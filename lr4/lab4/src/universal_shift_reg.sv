==> flow/design.v <==
module universal_shift_reg (clk, res_n, Set, D, F, Q);
input logic 		 clk, res_n;
input logic [2:0] 		  Set;
input logic [15:0] 			 D;
output logic [15:0] 			 Q;
output logic 					 F;
typedef enum logic [2:0] {LOAD = 3'b000, PARAL_OUT, SERIAL_OUT, LOG_SHIFT_LEFT,
								  LOG_SHIFT_RIGHT, RING_SHIFT_LEFT, RING_SHIFT_RIGHT} state_t;
state_t 		state, nextstate;
logic [15:0] 				 DATA;
task changeState (input logic [2:0] Set, input state_t state,
					  output state_t nextstate);
   case(Set)
   		LOAD             : nextstate = LOAD;
   		PARAL_OUT        : nextstate = PARAL_OUT;
   		SERIAL_OUT       : nextstate = SERIAL_OUT;
   		LOG_SHIFT_LEFT   : nextstate = LOG_SHIFT_LEFT;
   		LOG_SHIFT_RIGHT  : nextstate = LOG_SHIFT_RIGHT;
   		RING_SHIFT_LEFT  : nextstate = RING_SHIFT_LEFT;
   		RING_SHIFT_RIGHT : nextstate = RING_SHIFT_RIGHT;
			default          : nextstate = state;
	endcase
endtask
always_ff @(posedge clk or negedge res_n) begin
	if (!res_n)
		state <= LOAD;
	else
		state <= nextstate;
end
always_comb begin
  case (state)
    LOAD       		: changeState (Set, state, nextstate);
    PARAL_OUT 			: changeState (Set, state, nextstate);
    SERIAL_OUT 		: changeState (Set, state, nextstate);
    LOG_SHIFT_LEFT 	: changeState (Set, state, nextstate);
    LOG_SHIFT_RIGHT  : changeState (Set, state, nextstate);
    RING_SHIFT_LEFT  : changeState (Set, state, nextstate);
    RING_SHIFT_RIGHT : changeState (Set, state, nextstate);
    default 			: nextstate = PARAL_OUT;
  endcase
end
always_ff @(posedge clk or negedge res_n) begin
	if (!res_n)
		DATA <= 0;
	else begin
		if (state == LOAD && Set == LOAD)
			DATA <= D;
		else if (state == LOG_SHIFT_LEFT || state == SERIAL_OUT)
			DATA <= DATA << 1;
		else if (state == LOG_SHIFT_RIGHT)
			DATA <= DATA >> 1;
		else if (state == RING_SHIFT_LEFT)
			DATA <= {DATA[14:0], DATA[15]};
		else if (state == RING_SHIFT_RIGHT)
			DATA <= {DATA[0], DATA[15:1]};
		else
			DATA <= DATA;
	end
end
assign Q = (state == PARAL_OUT) ? DATA : 16'b0;
assign F = (state == SERIAL_OUT) ? DATA[15] : 1'b0;
logic [1023:0] textstate;
always_comb
	case ( state )
		LOAD 				  : textstate = "LOAD";
		PARAL_OUT 		  : textstate = "PARAL_OUT";
		SERIAL_OUT 		  : textstate = "SERIAL_OUT";
		LOG_SHIFT_LEFT   : textstate = "LOG_SHIFT_LEFT";
		LOG_SHIFT_RIGHT  : textstate = "LOG_SHIFT_RIGHT";
		RING_SHIFT_LEFT  : textstate = "RING_SHIFT_LEFT";
		RING_SHIFT_RIGHT : textstate = "RING_SHIFT_RIGHT";
		default 			  : textstate = "PARAL_OUT";
endcase
endmodule
== From RTL to reports: universal_shift_reg ==
What the tools print for universal_shift_reg, step after step.
Line numbers count from 1 in the design file above.
Operators: Yosys type, input widths -> output width; for muxes data width and select width s.
Library cell names are shortened.
A cell with n/a has no value.

* Top: universal_shift_reg
* Clock port: clk
* Library: sky130hd
* Timing corner: tt_025C_1v80

== After elaboration ==
Yosys after proc, flatten, opt, wreduce and memory -nomap, before mapping. Memory bits, and registers merged into a memory's read port (data or address), are not among the register bits. Print and check cells are not counted. Equal cells are merged and count once.

* Register bits after elaboration: 19
* Latch bits: 0
* RAM bits: 0
* Bits in read-only memories: 0
* Clocked read ports x word width: 0
* Memory cells: 0
* Input bits: 21
* Output and inout bits: 17
* Word-level cells: 30

* Add/subtract/negate cells: 0
* Multipliers: 0
* Divide/modulo/power cells: 0
* $lt $le $gt $ge: 0
* Eq/ne operators: 13
* Shift operators: 0
* Multiplexer cells: 9
* Bitwise operators: 0
* Reductions and logical operators: 6

{| class="wikitable"
|+ Operators by type and width
! kind !! count
|-
| $mux 16 || 6
|-
| $pmux 3 s7 || 1
|-
| $eq 3x3->1 const B || 6
|-
| $eq 3x2->1 const B || 4
|-
| $ne 8x1->1 const B || 1
|-
| $reduce_or 7->1 || 1
|-
| $eq 3x1->1 const B || 2
|-
| $logic_not 3->1 || 2
|-
| $reduce_bool 5->1 || 1
|-
| $mux 3 || 1
|-
| $logic_and 1x1->1 || 1
|-
| $logic_or 1x1->1 || 1
|-
| $mux 1 || 1
|}

== Longest topological paths ==
Longest topological path by Yosys (ltp), each cell counted once; first at word level (registers and memories cut), then after technology mapping (sequential cells cut; the memories' decode and read muxes count).

* Depth after elaboration: 6
* ABC_AREA: 0
* Mapped depth: 6

== Mapped cells and area ==
Yosys stat after the flow's synthesis: flattened, memories mapped to cells. It holds for the ABC_AREA given above (unset counts as 0); a run with the other value may have another netlist.

{| class="wikitable"
|+ Cells by type
! type !! count !! total area (um2)
|-
| dfrtp_1 || 22 || 550.528
|-
| mux2i_1 || 15 || 150.144
|-
| o2bb2ai_1 || 15 || 131.376
|-
| and2_1 || 20 || 125.12
|-
| a21oi_2 || 12 || 105.101
|-
| nor2_1 || 17 || 63.811
|-
| a21oi_1 || 10 || 50.048
|-
| buf_6 || 3 || 33.782
|-
| dfstp_2 || 1 || 26.275
|-
| nor4b_4 || 1 || 23.773
|-
| nor2_8 || 1 || 20.019
|-
| buf_2 || 3 || 15.014
|-
| buf_4 || 2 || 15.014
|-
| inv_1 || 4 || 15.014
|-
| nand2_1 || 4 || 15.014
|-
| nand3_1 || 3 || 15.014
|-
| o21ai_0 || 3 || 15.014
|-
| nand2_2 || 2 || 12.512
|}

Other cell types: 7; their cells: 7.

* Mapped cells: 145
* Chip area (Yosys): 1436.4 um2
* Sequential part of the area: 576.8 um2
* Mapped flip-flops: 23
* Buffers: 9

== Timing after synthesis ==
OpenSTA on the mapped netlist: ideal clock, no wires. The path of least setup slack (recovery checks aside). Input and output delay are each 20% of the period. Register names are those of the netlist, which keeps one name where synthesis merged equal registers.

* Path kind: register -> register
* Start: reg state
* End: reg DATA[7]
* Clock period: 1.53 ns
* Setup time: 0.124 ns
* Launch time at the first pin: 0.000 ns
* Data arrival time: 1.418 ns
* Setup slack: -0.011 ns
* Delay of the path: 1.542 ns
* Stages on the path: 6
* Path buffers: 1
* Period reached after synthesis: 1.541 ns

"delay of the path" is the arrival time less input delay plus setup time.
"stages on the path": output pins that drive a net of the path, with the launching flip-flop's if there is one; two outputs of one cell count as two.
"period reached after synthesis" is the clock period less the worst setup slack; recovery checks do not enter. This is arithmetic on one report: input and output delays are still those of the set period (20% each).
Where an end lacks its bit number, it is one bit of the signal, or one of the new flip-flops if synthesis recoded a state register.
The rows between start and end are the longest chain of elaborated cells between them; the timing report does not say that the signal goes this way. Where chains are equally long, one stands for them.
Each line given opens the expression or statement behind the cell; cells for indexed reads and writes are added by Yosys, which also makes memories of some case tables.
At most two assigning lines are given for a register; there are more.

* Cells stage by stage: dfrtp_1 or4_4 nor2_8 buf_4 o2bb2ai_1 a21oi_2
* Length of the longest elaborated chain: 6
* Elaborated cells between the ends (all ways): 14

{| class="wikitable"
|+ Ends and longest elaborated chain, after synthesis
! item !! RTL line !! text
|-
| from (decl) || 9 || <nowiki>state_t state, nextstate;</nowiki>
|-
| from (assign) || 26 || <nowiki>state <= LOAD;</nowiki>
|-
| from (assign) || 28 || <nowiki>state <= nextstate;</nowiki>
|-
| $eq 3x3->1 || 54 || <nowiki>else if (state == RING_SHIFT_RIGHT)</nowiki>
|-
| $mux 16 || 54 ||
|-
| $mux 16 || 52 || <nowiki>else if (state == RING_SHIFT_LEFT)</nowiki>
|-
| $mux 16 || 50 || <nowiki>else if (state == LOG_SHIFT_RIGHT)</nowiki>
|-
| $mux 16 || 48 || <nowiki>else if (state == LOG_SHIFT_LEFT || state == SERIAL_OUT)</nowiki>
|-
| $mux 16 || 46 || <nowiki>if (state == LOAD && Set == LOAD)</nowiki>
|-
| to (assign) || 49 || <nowiki>DATA <= DATA << 1;</nowiki>
|-
| to (assign) || 51 || <nowiki>DATA <= DATA >> 1;</nowiki>
|-
| to (decl) || 10 || <nowiki>logic [15:0] DATA;</nowiki>
|}

== Path in the finished layout ==
Path of least setup slack in the final report of run 1 (OpenROAD, finished layout, wires in). Where an end is a register, its clock arrival counts in the times.

* Path kind: register -> register
* Start: reg state
* End: reg DATA[12]
* Clock period: 1.2 ns
* Setup time: 0.12 ns
* Launch time at the first pin: 0.26 ns
* Data arrival time: 1.71 ns
* Setup slack: -0.37 ns
* Stages on the path: 6
* Path buffers: 1

Where an end lacks its bit number, it is one bit of the signal, or one of the new flip-flops if synthesis recoded a state register.
At most two assigning lines are given for a register; there are more.

* Cells stage by stage: dfrtp_1 or4_4 nor2_8 buf_12 o2bb2ai_1 a21oi_2

{| class="wikitable"
|+ Ends and longest elaborated chain, after layout
! item !! RTL line !! text
|-
| from (decl) || 9 || <nowiki>state_t state, nextstate;</nowiki>
|-
| from (assign) || 26 || <nowiki>state <= LOAD;</nowiki>
|-
| from (assign) || 28 || <nowiki>state <= nextstate;</nowiki>
|-
| to (assign) || 49 || <nowiki>DATA <= DATA << 1;</nowiki>
|-
| to (assign) || 51 || <nowiki>DATA <= DATA >> 1;</nowiki>
|-
| to (decl) || 10 || <nowiki>logic [15:0] DATA;</nowiki>
|}

No chain of elaborated cells between the ends is given.

2 stored runs of universal_shift_reg in the flow (synthesis by Yosys, layout by OpenROAD, sky130hd cells), in arbitrary order. Constraints: input delay and output delay 20% of the set period each, output load 0.01 pF.
"period achieved" = clock period - worst setup slack. The figure is calculated, with input and output delays left at 20% of the set period.
"time on the worst setup path" = time allowed to the worst setup path (clock period - input delay - output delay, where it has them) - its slack; a late launch clock adds to it, a late capture clock takes from it.
"power consumption" rests on the timing tool's default activity at the inputs, not on a simulated workload.

=== Run 1 ===
{| class="wikitable"
! Setting !! Value
|-
| period_ns || 1.2
|-
| CORE_UTILIZATION || 17
|-
| PLACE_DENSITY_LB_ADDON || 0.25
|-
| CORE_MARGIN || 4
|-
| CELL_PAD_IN_SITES_GLOBAL_PLACEMENT || 2
|-
| CTS_CLUSTER_SIZE || 68
|-
| CTS_CLUSTER_DIAMETER || 381
|-
| CAP_MARGIN || 20
|-
| SLEW_MARGIN || 20
|-
! Result !! Value
|-
| Setup slack of the critical path || -0.368 ns
|-
| Die size || 9984.0 um2
|-
| Netlist area reported by Yosys || 1436.4 um2
|-
| Std-cell area (final layout) || 2374.8 um2
|-
| Utilization in the final report || 0.289
|-
| Sum of negative setup slack || -7.921 ns
|-
| Period achieved || 1.568 ns
|-
| Power consumption || 3.436 mW
|-
| Time on the worst setup path || 1.57 ns
|-
| Class of the worst setup path || register -> register
|}

=== Run 2 ===
{| class="wikitable"
! Setting !! Value
|-
| period_ns || 2.82
|-
| CORE_UTILIZATION || 68
|-
| SETUP_SLACK_MARGIN || -0.09
|-
| PLACE_DENSITY_LB_ADDON || 0.25
|-
| CELL_PAD_IN_SITES_GLOBAL_PLACEMENT || 3
|-
| CELL_PAD_IN_SITES_DETAIL_PLACEMENT || 2
|-
| GPL_TIMING_DRIVEN || 1
|-
| SLEW_MARGIN || 15
|-
| CAP_MARGIN || 20
|-
| CORE_MARGIN || 2
|}
Stopped before the end: placement reported FLW-0024.
