==> flow/design.v <==
module musec2(input clk, input rb, output buzzer, output [7:0] segs, output [3:0] bits);  
	parameter init = 0;
	parameter play = 1;
	reg state;  
	reg [32:0] beat_cnt;  
	reg [16:0] tone_cnt; 
	reg [16:0] tone_value;  
	reg buzz;
	reg [16:0] cur;  
	reg silence, short, stop;  
	reg [7:0] s;  
	reg [3:0] b;  
	reg [32:0] ctr;  
	reg [1:0] st;  
	assign buzzer = buzz;
	assign segs = s;
	assign bits = b;
	always @(posedge clk) begin  
		ctr = ctr + 1;
		st = ctr[24:23];   
		if (st == 2'b00) begin  
			s = 8'b00000011;
			b = 4'b0111;
		end
		else if (st == 2'b01) begin  
			s = 8'b11100011;
			b = 4'b1011;
		end
		else if (st == 2'b10) begin   
			s = 8'b01100001;
			b = 4'b1101;
		end
		else if (st == 2'b11) begin  
			s = 8'b01000011;
			b = 4'b1110;
		end
	end
	always @(posedge clk or posedge rb) begin  
	if(rb) begin  
		state = init;
		buzz=1;
		cur = 0;
		stop = 0;
		end
	else
		case(state)
			init : begin
				silence = 0;
				short = 0;
				beat_cnt = 0;
				tone_cnt = 0;
				buzz = 0;
				state = play;
				if(cur == 0) begin 
					tone_value = 8450;  
				end
				if(cur == 1) begin 
					tone_value = 7595; 
					short = 1;  
				end
				if(cur == 2) begin 
					silence = 1;  
				end
				if(cur == 3) begin 
					tone_value = 7595; 
					short = 1; 
				end
				if(cur == 4) begin 
					tone_value = 8450; 
				end
				if(cur == 5) begin 
					tone_value = 7595; 
					short = 1;  
				end
				if(cur == 6) begin 
					silence = 1;  
				end
				if(cur == 7) begin 
					tone_value = 7595; 
					short = 1; 
				end
				if(cur == 8) begin 
					tone_value = 8450;  
				end
				if(cur == 9) begin 
					tone_value = 7160; 
					short = 1;  
				end
				if(cur == 10) begin 
					silence = 1;  
				end
				if(cur == 11) begin 
					tone_value = 7160; 
					short = 1; 
				end
				if(cur == 12) begin 
					tone_value = 8450;  
				end
				if(cur == 13) begin 
					tone_value = 7160; 
					short = 1;  
				end
				if(cur == 14) begin 
					silence = 1;  
				end
				if(cur == 15) begin 
					tone_value = 7160; 
					short = 1; 
				end
				if(cur == 16) begin 
					tone_value = 8450;  
				end
				if(cur == 17) begin 
					tone_value = 6375; 
					short = 1;  
				end
				if(cur == 18) begin 
					silence = 1;  
				end
				if(cur == 19) begin 
					tone_value = 6375; 
					short = 1; 
				end
				if(cur == 20) begin 
					tone_value = 8450;  
				end
				if(cur == 21) begin 
					tone_value = 6375; 
					short = 1;  
				end
				if(cur == 22) begin 
					silence = 1;  
				end
				if(cur == 23) begin 
					tone_value = 6375; 
					short = 1; 
				end
				if(cur == 24) begin 
					tone_value = 5680; 
					short = 1;  
				end
				if(cur == 25) begin 
					silence = 1;  
				end
				if(cur == 26) begin 
					tone_value = 6375; 
					short = 1;  
				end
				if(cur == 27) begin 
					silence = 1;  
				end
				if(cur == 28) begin 
					tone_value = 7160; 
					short = 1;  
				end
				if(cur == 29) begin 
					silence = 1;  
				end
				if(cur == 30) begin 
					tone_value = 7595; 
					short = 1;  
				end
				if(cur == 31) begin 
					silence = 1; 
					if (!stop) begin  
						cur = 0; 
						stop = 1; 
					end
				end
				if(cur == 32) begin  
					tone_value = 8450;  
				end
				if(cur > 32) begin  
					silence = 1;
				end
			end
			play : begin
				if (silence) begin  
					beat_cnt = beat_cnt + 1;
					if(beat_cnt == 10000000) begin 
						state = init; 
						cur = cur + 1; 
					end
					buzz = 1;
				end
				else if (short) begin  
					beat_cnt = beat_cnt + 1;
					if(beat_cnt == 10000000) begin 
						state = init; 
						cur = cur + 1; 
					end
					tone_cnt = tone_cnt + 1;
					if(tone_cnt == tone_value) begin
						buzz = ~buzz;
						tone_cnt = 0;
					end
				end
				else begin  
					beat_cnt = beat_cnt + 1;
					if (beat_cnt == 40000000) begin 
						state = init; 
						cur = cur + 1; 
					end
					tone_cnt = tone_cnt + 1;
					if (tone_cnt == tone_value) begin
						buzz = ~buzz;
						tone_cnt = 0;
					end
				end	
			end
			default : state = init;
		endcase
	end
endmodule
; From RTL to reports: musec2
; What the tools print for musec2, step after step.
; Line numbers count from 1 in the design file above.
; Operators: Yosys type, input widths -> output width; for muxes data width and select width s.
; Cell names lack the library's common part.
; The mark -- stands for no value.
[design]
design = musec2
clock_port = clk
library = sky130hd
pvt_corner = tt_025C_1v80

; Elaborated design
; Yosys after proc, flatten, opt, wreduce and memory -nomap, before mapping. Memory bits, and registers merged into a memory's read port (data or address), are not among the register bits. Print and check cells are not counted. Equal cells are merged and count once.
[classes]
n_logic = 3
n_mux = 81
equal = 43
reduce_logical = 10
n_addsub = 4
compare = 1
[op_table]
columns = operator, count
row1 = $mux 17, 33
row2 = $eq 17x5->1 const B, 16
row3 = $eq 17x4->1 const B, 8
row4 = $eq 17x3->1 const B, 4
row5 = $pmux 17 s2, 2
row6 = $add 33x1->33 const B, 2
row7 = $pmux 33 s2, 1
row8 = $mux 1, 37
row9 = $add 17x1->17 const B, 2
row10 = $eq 17x2->1 const B, 2
row11 = $eq 33x24->1 const B, 1
row12 = $eq 33x26->1 const B, 1
row13 = $ne 24x24->1 const B, 1
row14 = $mux 8, 3
row15 = $eq 17x1->1 const B, 1
row16 = $eq 17x17->1, 1
row17 = $gt 17x6->1 const B, 1
row18 = $eq 17x6->1 const B, 1
row19 = $logic_not 17->1, 1
row20 = $mux 4, 3
row21 = $reduce_and 2->1, 3
row22 = $eq 2x2->1 const B, 2
row23 = $ne 2x2->1 const B, 2
row24 = $ne 4x1->1 const B, 1
row25 = $pmux 1 s2, 2
row26 = $not 1->1, 3
row27 = $ne 3x1->1 const B, 1
row28 = $reduce_and 3->1, 1
; Not listed: further kinds 6, cells in them 6.
[bits]
word_cells = 157
reg_bits = 130
out_inout_bits = 13
in_bits = 2

; Logic depth
; Yosys ltp: most cells in a row. Word level: on the elaborated netlist, between registers, memories and ports. Mapped: between sequential cells and ports; inverters and the memories' decode and read muxes count.
[depth]
depth_word = 25
ABC_AREA = 0
ltp_mapped = 13
depth_no_buf = 12

; Netlist
; Source: synth_stat.txt of the flow (Yosys; design flattened, memories mapped). It holds for the ABC_AREA given above (unset counts as 0); a run with the other value may have another netlist.
[synth_totals]
yosys_area_um2 = 6585.1
stdcells = 687
ffs = 116
seqArea_um2 = 3054.2
buf_cells = 28
[types]
columns = cell, count, area_total_um2
row1 = edfxtp_1, 63, 1.89E+03
row2 = dfxtp_1, 33, 660.634
row3 = dfrtp_1, 19, 475.456
row4 = xor2_1, 47, 411.645
row5 = xnor2_1, 39, 341.578
row6 = nor2_1, 81, 304.042
row7 = nand3_1, 44, 220.211
row8 = ha_1, 14, 175.168
row9 = nand2_1, 45, 168.912
row10 = nand4_1, 27, 168.912
row11 = o21ai_0, 24, 120.115
row12 = nor3_1, 23, 115.11
row13 = a21oi_1, 21, 105.101
row14 = inv_1, 27, 101.347
row15 = and3_1, 15, 93.84
row16 = or4_1, 11, 82.579
row17 = nor4_1, 13, 81.328
row18 = or3_1, 12, 75.072
; Not listed: further types 46, cells in them 129.

; Timing after synthesis
; OpenSTA on the mapped netlist: ideal clock, no wires. The path of least setup slack (recovery checks aside). Input and output delay are each 20% of the period. Register names are those of the netlist, which keeps one name where synthesis merged equal registers.
[synth_path]
path_kind = reg2reg
from = register beat_cnt[0]
to = register cur[4]
setup_ns = 0.135
t_required_ns = 3.055
clock_period_ns = 3.19
setup_slack_ns = 0.005
stages = 12
path_delay_ns = 3.185
arrival_ns = 3.050
n_path_buf = 2
t_first_pin_ns = 0.000
period_less_setup_slack_ns = 3.185
; "path_delay_ns" = arrival - input delay + setup time.
; "stages" counts driving pins, that of a launching flip-flop among them; a cell with two outputs on the path counts twice.
; "period_less_setup_slack_ns" is the clock period less the worst setup slack; recovery checks do not enter. This is arithmetic on one report: input and output delays are still those of the set period (20% each).
; Between the ends stands the longest chain of elaborated cells between them, by number of cells; it is not shown to be the way that was timed. Of several equally long chains one is given.
; A line is the first line of the expression or statement that the cell stems from. Yosys adds cells for indexed reads and writes and turns some case tables into memories.
; A register here has more assigning lines than the two given.
[synth_via]
cell_sequence = edfxtp_1 -> ha_1 -> nand4_2 -> or4_1 -> or3_4 -> a221oi_2 -> nand4_1 -> a211o_1 -> buf_6 -> buf_2 -> o211ai_1 -> o31ai_1
elab_chain_len = 6
cone_cells = 9
classes_between = add/sub: 1; eq/ne: 3; mux: 5
[synth_lines]
columns = element, line
row1 = from (decl), 5  ; reg [32:0] beat_cnt;
row2 = from (assign), 179  ; beat_cnt = beat_cnt + 1;
row3 = from (assign), 187  ; beat_cnt = beat_cnt + 1;
row4 = $add 33x1->33, 199  ; beat_cnt = beat_cnt + 1;
row5 = $eq 33x26->1, 200  ; if (beat_cnt == 40000000) begin
row6 = $mux 17, 200
row7 = $mux 17, 186  ; else if (short) begin
row8 = $mux 17, 178  ; if (silence) begin
row9 = $pmux 17 s2, 46  ; case(state)
row10 = to (assign), 182  ; cur = cur + 1;
row11 = to (assign), 190  ; cur = cur + 1;
row12 = to (decl), 9  ; reg [16:0] cur;

; Path in the finished layout
; From the final timing report of job 1: the path of least setup slack in the routed layout; clock arrival at registers is part of the times.
[layout_path]
path_kind = reg2reg
from = register beat_cnt[0]
to = register cur[12]
n_path_buf = 0
t_required_ns = 4.43
clock_period_ns = 4.09
setup_ns = 0.07
t_first_pin_ns = 0.41
arrival_ns = 4.13
setup_slack_ns = 0.30
stages = 10
; Between the ends stands the longest chain of elaborated cells between them, by number of cells; it is not shown to be the way that was timed. Of several equally long chains one is given.
; A register here has more assigning lines than the two given.
[layout_via]
cell_sequence = edfxtp_1 -> ha_1 -> nand4_4 -> or4_1 -> or3_4 -> a221oi_2 -> nand4_1 -> a211o_1 -> or4_1 -> nand3_1
elab_chain_len = 6
cone_cells = 9
classes_between = add/sub: 1; eq/ne: 3; mux: 5
[layout_lines]
columns = element, line
row1 = from (decl), 5  ; reg [32:0] beat_cnt;
row2 = from (assign), 179  ; beat_cnt = beat_cnt + 1;
row3 = from (assign), 187  ; beat_cnt = beat_cnt + 1;
row4 = $add 33x1->33, 199  ; beat_cnt = beat_cnt + 1;
row5 = $eq 33x26->1, 200  ; if (beat_cnt == 40000000) begin
row6 = $mux 17, 200
row7 = $mux 17, 186  ; else if (short) begin
row8 = $mux 17, 178  ; if (silence) begin
row9 = $pmux 17 s2, 46  ; case(state)
row10 = to (assign), 182  ; cur = cur + 1;
row11 = to (assign), 190  ; cur = cur + 1;
row12 = to (decl), 9  ; reg [16:0] cur;

Appendix: measured runs

Below are 2 stored runs of the flow (Yosys, OpenROAD; platform sky130hd) on musec2, each with its settings and what was measured, unordered. Constraints: input delay and output delay 20% of the set period each, output load 0.01 pF.
"achieved_period_ns" = clock period - worst setup slack. The figure is calculated, with input and output delays left at 20% of the set period.
"worst_path_ns" = time allowed to the worst setup path (clock period - input delay - output delay, where it has them) - its slack; a late launch clock adds to it, a late capture clock takes from it.
By "design_power_uw" is meant OpenSTA's value without simulated activity: inputs other than the clock are taken to toggle once in ten clock periods, and the tool carries that through the logic.

# job 1
==> flow/run.sh <==
#!/bin/bash
# the make line also repeats the synthesis and layout settings of config.mk as NAME=value (left out here)
make -C /OpenROAD-flow-scripts/flow DESIGN_CONFIG=/design/flow/config.mk WORK_HOME=/design/flow/orfs CLKGATE_MAP_FILE= finish
==> flow/config.mk <==
export PLATFORM = sky130hd
export DESIGN_NAME = musec2
export DESIGN_NICKNAME = musec2
export VERILOG_FILES = /design/flow/design.v
export SDC_FILE = /design/flow/constraint.sdc
export NUM_CORES = 4
export LEC_CHECK = 0
export CAP_MARGIN = 20
export CELL_PAD_IN_SITES_DETAIL_PLACEMENT = 1
export CORE_MARGIN = 8
export CORE_UTILIZATION = 38
export CTS_CLUSTER_DIAMETER = 60
export CTS_CLUSTER_SIZE = 34
export GPL_TIMING_DRIVEN = 1
export HOLD_SLACK_MARGIN = 0.18
export MAX_ROUTING_LAYER = met4
export MIN_ROUTING_LAYER = met1
export PLACE_DENSITY_LB_ADDON = 0.24
export SLEW_MARGIN = 20
export TNS_END_PERCENT = 15
==> flow/constraint.sdc <==
create_clock -name core_clock -period 4.09 [get_ports {clk}]
set_input_delay 0.8180 -clock core_clock [delete_from_list [all_inputs] [get_ports {clk}]]
set_output_delay 0.8180 -clock core_clock [all_outputs]
set_load 0.01 [all_outputs]

==> job 1: results <==
design_power_uw=2882
finish.stdcell_area_um2=7504.7
worst_path_ns=3.79
worst_path_kind="reg2reg"
setup_ws_ns=0.299
final_die_area_um2=21797.6
utilization_pct=43.8
ys_area_um2=6585.1
hold_worst_slack_ns=0.453
achieved_period_ns=3.791
setupTns_ns=0.000

# job 2
==> flow/run.sh <==
#!/bin/bash
# the make line also repeats the synthesis and layout settings of config.mk as NAME=value (left out here)
make -C /OpenROAD-flow-scripts/flow DESIGN_CONFIG=/design/flow/config.mk WORK_HOME=/design/flow/orfs CLKGATE_MAP_FILE= finish
==> flow/config.mk <==
export PLATFORM = sky130hd
export DESIGN_NAME = musec2
export DESIGN_NICKNAME = musec2
export VERILOG_FILES = /design/flow/design.v
export SDC_FILE = /design/flow/constraint.sdc
export NUM_CORES = 4
export LEC_CHECK = 0
export CAP_MARGIN = 20
export CORE_ASPECT_RATIO = 0.98
export CORE_MARGIN = 10
export CORE_UTILIZATION = 33
export GPL_ROUTABILITY_DRIVEN = 1
export PLACE_DENSITY = 0.88
export SETUP_SLACK_MARGIN = -0.06
export SLEW_MARGIN = 20
==> flow/constraint.sdc <==
create_clock -name core_clock -period 5.46 [get_ports {clk}]
set_input_delay 1.0920 -clock core_clock [delete_from_list [all_inputs] [get_ports {clk}]]
set_output_delay 1.0920 -clock core_clock [all_outputs]
set_load 0.01 [all_outputs]

==> job 2: results <==
design_power_uw=2091
finish.stdcell_area_um2=7447.1
worst_path_ns=4.05
worst_path_kind="reg2reg"
setup_ws_ns=1.410
final_die_area_um2=26005.2
utilization_pct=37.8
ys_area_um2=6585.1
hold_worst_slack_ns=0.450
achieved_period_ns=4.050
setupTns_ns=0.000
